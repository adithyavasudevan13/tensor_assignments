==> flow/design.v <==
module Booths(
	input [7:0] A,
	input [7:0] B,
	input clk,
	input start,
	input reset,
	output reg done,
	output reg [15:0] M
);
	reg signed [16:0] shiftreg;
	reg signed [16:0] shiftreg_next;
	reg signed [16:0] temp;
	reg [7:0] multiplicand;
	reg [7:0] multiplicand_next;
	reg [7:0] negmultiplicand;
	reg [7:0] negmultiplicand_next;
	parameter s0 = 2'b00, s1 = 2'b01, s2 = 2'b10;
	reg [1:0] state;
	reg [1:0] state_next;
	reg [3:0] count;
	reg [3:0] count_next;
	reg [15:0] preM;
	reg [15:0] preM_next;
	always @(posedge clk or posedge reset) begin
		if (reset) begin
			shiftreg <= 17'd0;
			multiplicand <= 8'd0;
			negmultiplicand <= 8'd0;
			state <= s0;
			count <= 4'd0;
			M <= 16'd0;
			preM <= 16'd0;
			done <= 1'b0;
		end else begin
			shiftreg <= shiftreg_next;
			multiplicand <= multiplicand_next;
			negmultiplicand <= negmultiplicand_next;
			state <= state_next;
			count <= count_next;
			M <= preM_next;
			preM <= preM_next;
			done <= (state_next == s2);
		end
	end
	always @(*) begin
		shiftreg_next = shiftreg;
		multiplicand_next = multiplicand;
		negmultiplicand_next = negmultiplicand;
		state_next = state;
		count_next = count;
		preM_next = M;
		temp = shiftreg;
		case (state)
			s0: begin
				shiftreg_next[8:1] = B;
				shiftreg_next[16:9] = 8'd0;
				shiftreg_next[0] = 1'b0;
				multiplicand_next = A;
				negmultiplicand_next = (~A) + 8'd1;
				count_next = 4'd0;
				if (start)
					state_next = s1;
			end
			s1: begin
				if (count == 4'd8) begin
					preM_next = shiftreg[16:1];
					state_next = s2;
				end else begin
					case (shiftreg[1:0])
						2'b01: temp[16:9] = shiftreg[16:9] + multiplicand;
						2'b10: temp[16:9] = shiftreg[16:9] + negmultiplicand;
						default: temp = shiftreg;
					endcase
					shiftreg_next = temp >>> 1;
					count_next = count + 4'd1;
				end
			end
			s2: begin
				if (!start)
					state_next = s0;
			end
		endcase
	end
endmodule
; ---- Tool chain data of Booths
; What the tools print for Booths, step after step.
; Lines are those of the file above, counted from 1.
; Operators: Yosys type, input widths -> output width; for muxes data width and select width s.
; A cell with - has no value.
[design]
top_module = Booths
clock = clk
library = sky130hd
lib_corner = tt_025C_1v80

; ---- Elaborated design
; Source: Yosys, flattened and elaborated, memories not mapped. Widths are those after wreduce. Registers that Yosys merges into a memory's read port (data or address) are not register bits. Print and check cells do not count. Equal cells are merged and count once.
[bits]
inputBits = 19
output_inout_bits = 17
register_bits = 56
word_cells = 34
[op_classes]
n_addsub = 4
n_reduce_logical = 4
muxes = 11
bitwise = 1
n_eq = 7
[ops]
columns = op, count
row1 = $pmux 8 s2, 3
row2 = $mux 17, 1
row3 = $add 8x8->8, 2
row4 = $add 8x1->8 const B, 1
row5 = $not 8->8, 1
row6 = $pmux 4 s2, 1
row7 = $eq 2x2->1 const B, 3
row8 = $pmux 2 s3, 1
row9 = $mux 2, 3
row10 = $eq 2x1->1 const B, 2
row11 = $reduce_and 2->1, 2
row12 = $add 4x1->4 const B, 1
row13 = $eq 4x4->1 const B, 1
row14 = $mux 4, 1
row15 = $ne 2x2->1 const B, 1
row16 = $logic_not 2->1, 1
row17 = $reduce_bool 2->1, 1
row18 = $pmux 1 s2, 1

; ---- Longest topological paths
; Depth = most cells in a row (Yosys ltp): at word level without a register or memory, in the mapped netlist without a sequential cell, where the memories' decode and read muxes count.
[logic_depth]
word_depth = 4
ABC_AREA = 0
mapped_depth = 11
mapped_depth_nobuf = 10

; ---- Mapped cells and area
; Yosys stat after the flow's synthesis: flattened, memories mapped to cells. It holds for the ABC_AREA given above (unset counts as 0); a run with the other value may have another netlist.
[types]
columns = cell_type, count, area_total_um2
row1 = sky130_fd_sc_hd__dfrtp_1, 53, 1.33E+03
row2 = sky130_fd_sc_hd__mux2_2, 30, 337.824
row3 = sky130_fd_sc_hd__ha_1, 11, 137.632
row4 = sky130_fd_sc_hd__mux2i_1, 10, 100.096
row5 = sky130_fd_sc_hd__o21ai_0, 20, 100.096
row6 = sky130_fd_sc_hd__nand2_1, 25, 93.84
row7 = sky130_fd_sc_hd__xnor2_1, 7, 61.309
row8 = sky130_fd_sc_hd__mux2_1, 4, 45.043
row9 = sky130_fd_sc_hd__a21oi_1, 8, 40.038
row10 = sky130_fd_sc_hd__inv_1, 10, 37.536
row11 = sky130_fd_sc_hd__buf_2, 7, 35.034
row12 = sky130_fd_sc_hd__a32oi_1, 3, 26.275
row13 = sky130_fd_sc_hd__dfstp_2, 1, 26.275
row14 = sky130_fd_sc_hd__xor2_1, 3, 26.275
row15 = sky130_fd_sc_hd__buf_6, 2, 22.522
row16 = sky130_fd_sc_hd__fa_1, 1, 20.019
row17 = sky130_fd_sc_hd__nor3_2, 2, 20.019
row18 = sky130_fd_sc_hd__nor2_1, 5, 18.768
; Other cell types: 25; their cells: 32.
[mapped]
cells = 234
area_um2 = 2730.1
seq_area_um2 = 1352.5
ffs = 54
buffers = 12

; ---- Path before layout
; Path of least setup slack by OpenSTA after synthesis, without wires, with an ideal clock, recovery checks aside; 20% of the period is set as input and as output delay. Where synthesis merged equal registers, the netlist keeps one of their names.
[synth_path]
path_type = reg2reg
start = register shiftreg[0]
end = register shiftreg[14]
path_buffers = 1
path_delay_ns = 2.223
path_stages = 11
required_ns = 2.890
setup_time_ns = 0.130
t_arrival_ns = 2.093
tclk_ns = 3.02
slack_ns = 0.797
launch_ns = 0.000
synth_period_reached_ns = 2.223
; "path_delay_ns" = arrival - input delay + setup time.
; "path_stages": output pins that drive a net of the path, with the launching flip-flop's if there is one; two outputs of one cell count as two.
; "synth_period_reached_ns" = period - worst setup slack (recovery checks aside). The figure is calculated, with input and output delays left at 20% of the set period.
; The rows between start and end are the longest chain of elaborated cells between them; the timing report does not say that the signal goes this way. Where chains are equally long, one stands for them.
; A line is the first line of the expression or statement that the cell stems from. Yosys adds cells for indexed reads and writes and turns some case tables into memories.
[synth_between]
cell_sequence = sky130_fd_sc_hd__dfrtp_1 -> sky130_fd_sc_hd__inv_1 -> sky130_fd_sc_hd__ha_1 -> sky130_fd_sc_hd__buf_2 -> sky130_fd_sc_hd__mux2_2 -> sky130_fd_sc_hd__ha_1 -> sky130_fd_sc_hd__nor2b_1 -> sky130_fd_sc_hd__o31a_1 -> sky130_fd_sc_hd__o22ai_1 -> sky130_fd_sc_hd__xor2_1 -> sky130_fd_sc_hd__o21ai_0
elab_chain_len = 4
cells_between = 5
cone_lines = 3
classes_between = 2 x eq/ne; 3 x mux
[synth_lines]
columns = element, line
row1 = "start, declared", 10  ; reg signed [16:0] shiftreg;
row2 = "start, assigned", 26  ; shiftreg <= 17'd0;
row3 = "start, assigned", 35  ; shiftreg <= shiftreg_next;
row4 = $eq 2x2->1, 69  ; case (shiftreg[1:0])
row5 = $pmux 8 s2, 69
row6 = $mux 17, 65  ; if (count == 4'd8) begin
row7 = $pmux 8 s2, 53  ; case (state)
row8 = "end, assigned", 26
row9 = "end, assigned", 35
row10 = "end, declared", 10

; ---- Timing after layout
; Path of least setup slack in the final report of flow run 1 (OpenROAD, finished layout, wires in). Where an end is a register, its clock arrival counts in the times.
[layout_path]
path_type = reg2reg
start = register shiftreg[0]
end = register shiftreg[14]
required_ns = 1.66
slack_ns = -0.75
path_stages = 10
t_arrival_ns = 2.41
tclk_ns = 1.47
path_buffers = 0
setup_time_ns = 0.11
launch_ns = 0.31
; The rows between start and end are the longest chain of elaborated cells between them; the timing report does not say that the signal goes this way. Where chains are equally long, one stands for them.
[layout_between]
cell_sequence = sky130_fd_sc_hd__dfrtp_1 -> sky130_fd_sc_hd__inv_2 -> sky130_fd_sc_hd__ha_4 -> sky130_fd_sc_hd__mux2_4 -> sky130_fd_sc_hd__ha_4 -> sky130_fd_sc_hd__nor2b_4 -> sky130_fd_sc_hd__o31a_1 -> sky130_fd_sc_hd__o22ai_2 -> sky130_fd_sc_hd__xor2_1 -> sky130_fd_sc_hd__o21ai_1
elab_chain_len = 4
cells_between = 5
cone_lines = 3
classes_between = 2 x eq/ne; 3 x mux
[layout_lines]
columns = element, line
row1 = "start, declared", 10  ; reg signed [16:0] shiftreg;
row2 = "start, assigned", 26  ; shiftreg <= 17'd0;
row3 = "start, assigned", 35  ; shiftreg <= shiftreg_next;
row4 = $eq 2x2->1, 69  ; case (shiftreg[1:0])
row5 = $pmux 8 s2, 69
row6 = $mux 17, 65  ; if (count == 4'd8) begin
row7 = $pmux 8 s2, 53  ; case (state)
row8 = "end, assigned", 26
row9 = "end, assigned", 35
row10 = "end, declared", 10

; Record of 2 stored runs of the RTL-to-layout flow on Booths, platform sky130hd. The runs are unordered. Constraints: input delay and output delay 20% of the set period each, output load 0.01 pF.
; "period_reached_ns" = clock period - worst setup slack. The figure is calculated, with input and output delays left at 20% of the set period.
; "worst_setup_path_time_ns" = time allowed to the worst setup path (clock period - input delay - output delay, where it has them) - its slack; a late launch clock adds to it, a late capture clock takes from it.
; "totalPower_uw" is the tool's figure for a default switching activity; nothing was simulated.

[flow run 1: settings]
period_ns = 1.47
CORE_UTILIZATION = 36
PLACE_DENSITY = 0.48
CORE_MARGIN = 9
CELL_PAD_IN_SITES_GLOBAL_PLACEMENT = 2
CELL_PAD_IN_SITES_DETAIL_PLACEMENT = 1
TNS_END_PERCENT = 30
GPL_ROUTABILITY_DRIVEN = 0
CTS_CLUSTER_SIZE = 12
CTS_CLUSTER_DIAMETER = 347
SLEW_MARGIN = 30
CAP_MARGIN = 20
[flow run 1: results]
yosys.chip_area_um2 = 2730.1
die_area_um2 = 11042.9
final_cell_area_um2 = 3848.7
ws_setup_ns = -0.748
final_util_frac = 0.528
totalPower_uw = 8724
worst_setup_path_time_ns = 2.22
critical_path_type = reg2reg
period_reached_ns = 2.218
tns_setup_ns = -4.189

[flow run 2: settings]
period_ns = 1.63
CORE_UTILIZATION = 40
PLACE_DENSITY_LB_ADDON = 0.08
CORE_ASPECT_RATIO = 1.06
CORE_MARGIN = 7
ABC_AREA = 1
CTS_CLUSTER_SIZE = 74
CAP_MARGIN = 15
SLEW_MARGIN = 20
[flow run 2: results]
yosys.chip_area_um2 = 2816.5
die_area_um2 = 9587.2
final_cell_area_um2 = 3762.4
ws_setup_ns = -0.217
final_util_frac = 0.551
totalPower_uw = 8249
worst_setup_path_time_ns = 1.85
critical_path_type = reg2reg
period_reached_ns = 1.847
tns_setup_ns = -1.121
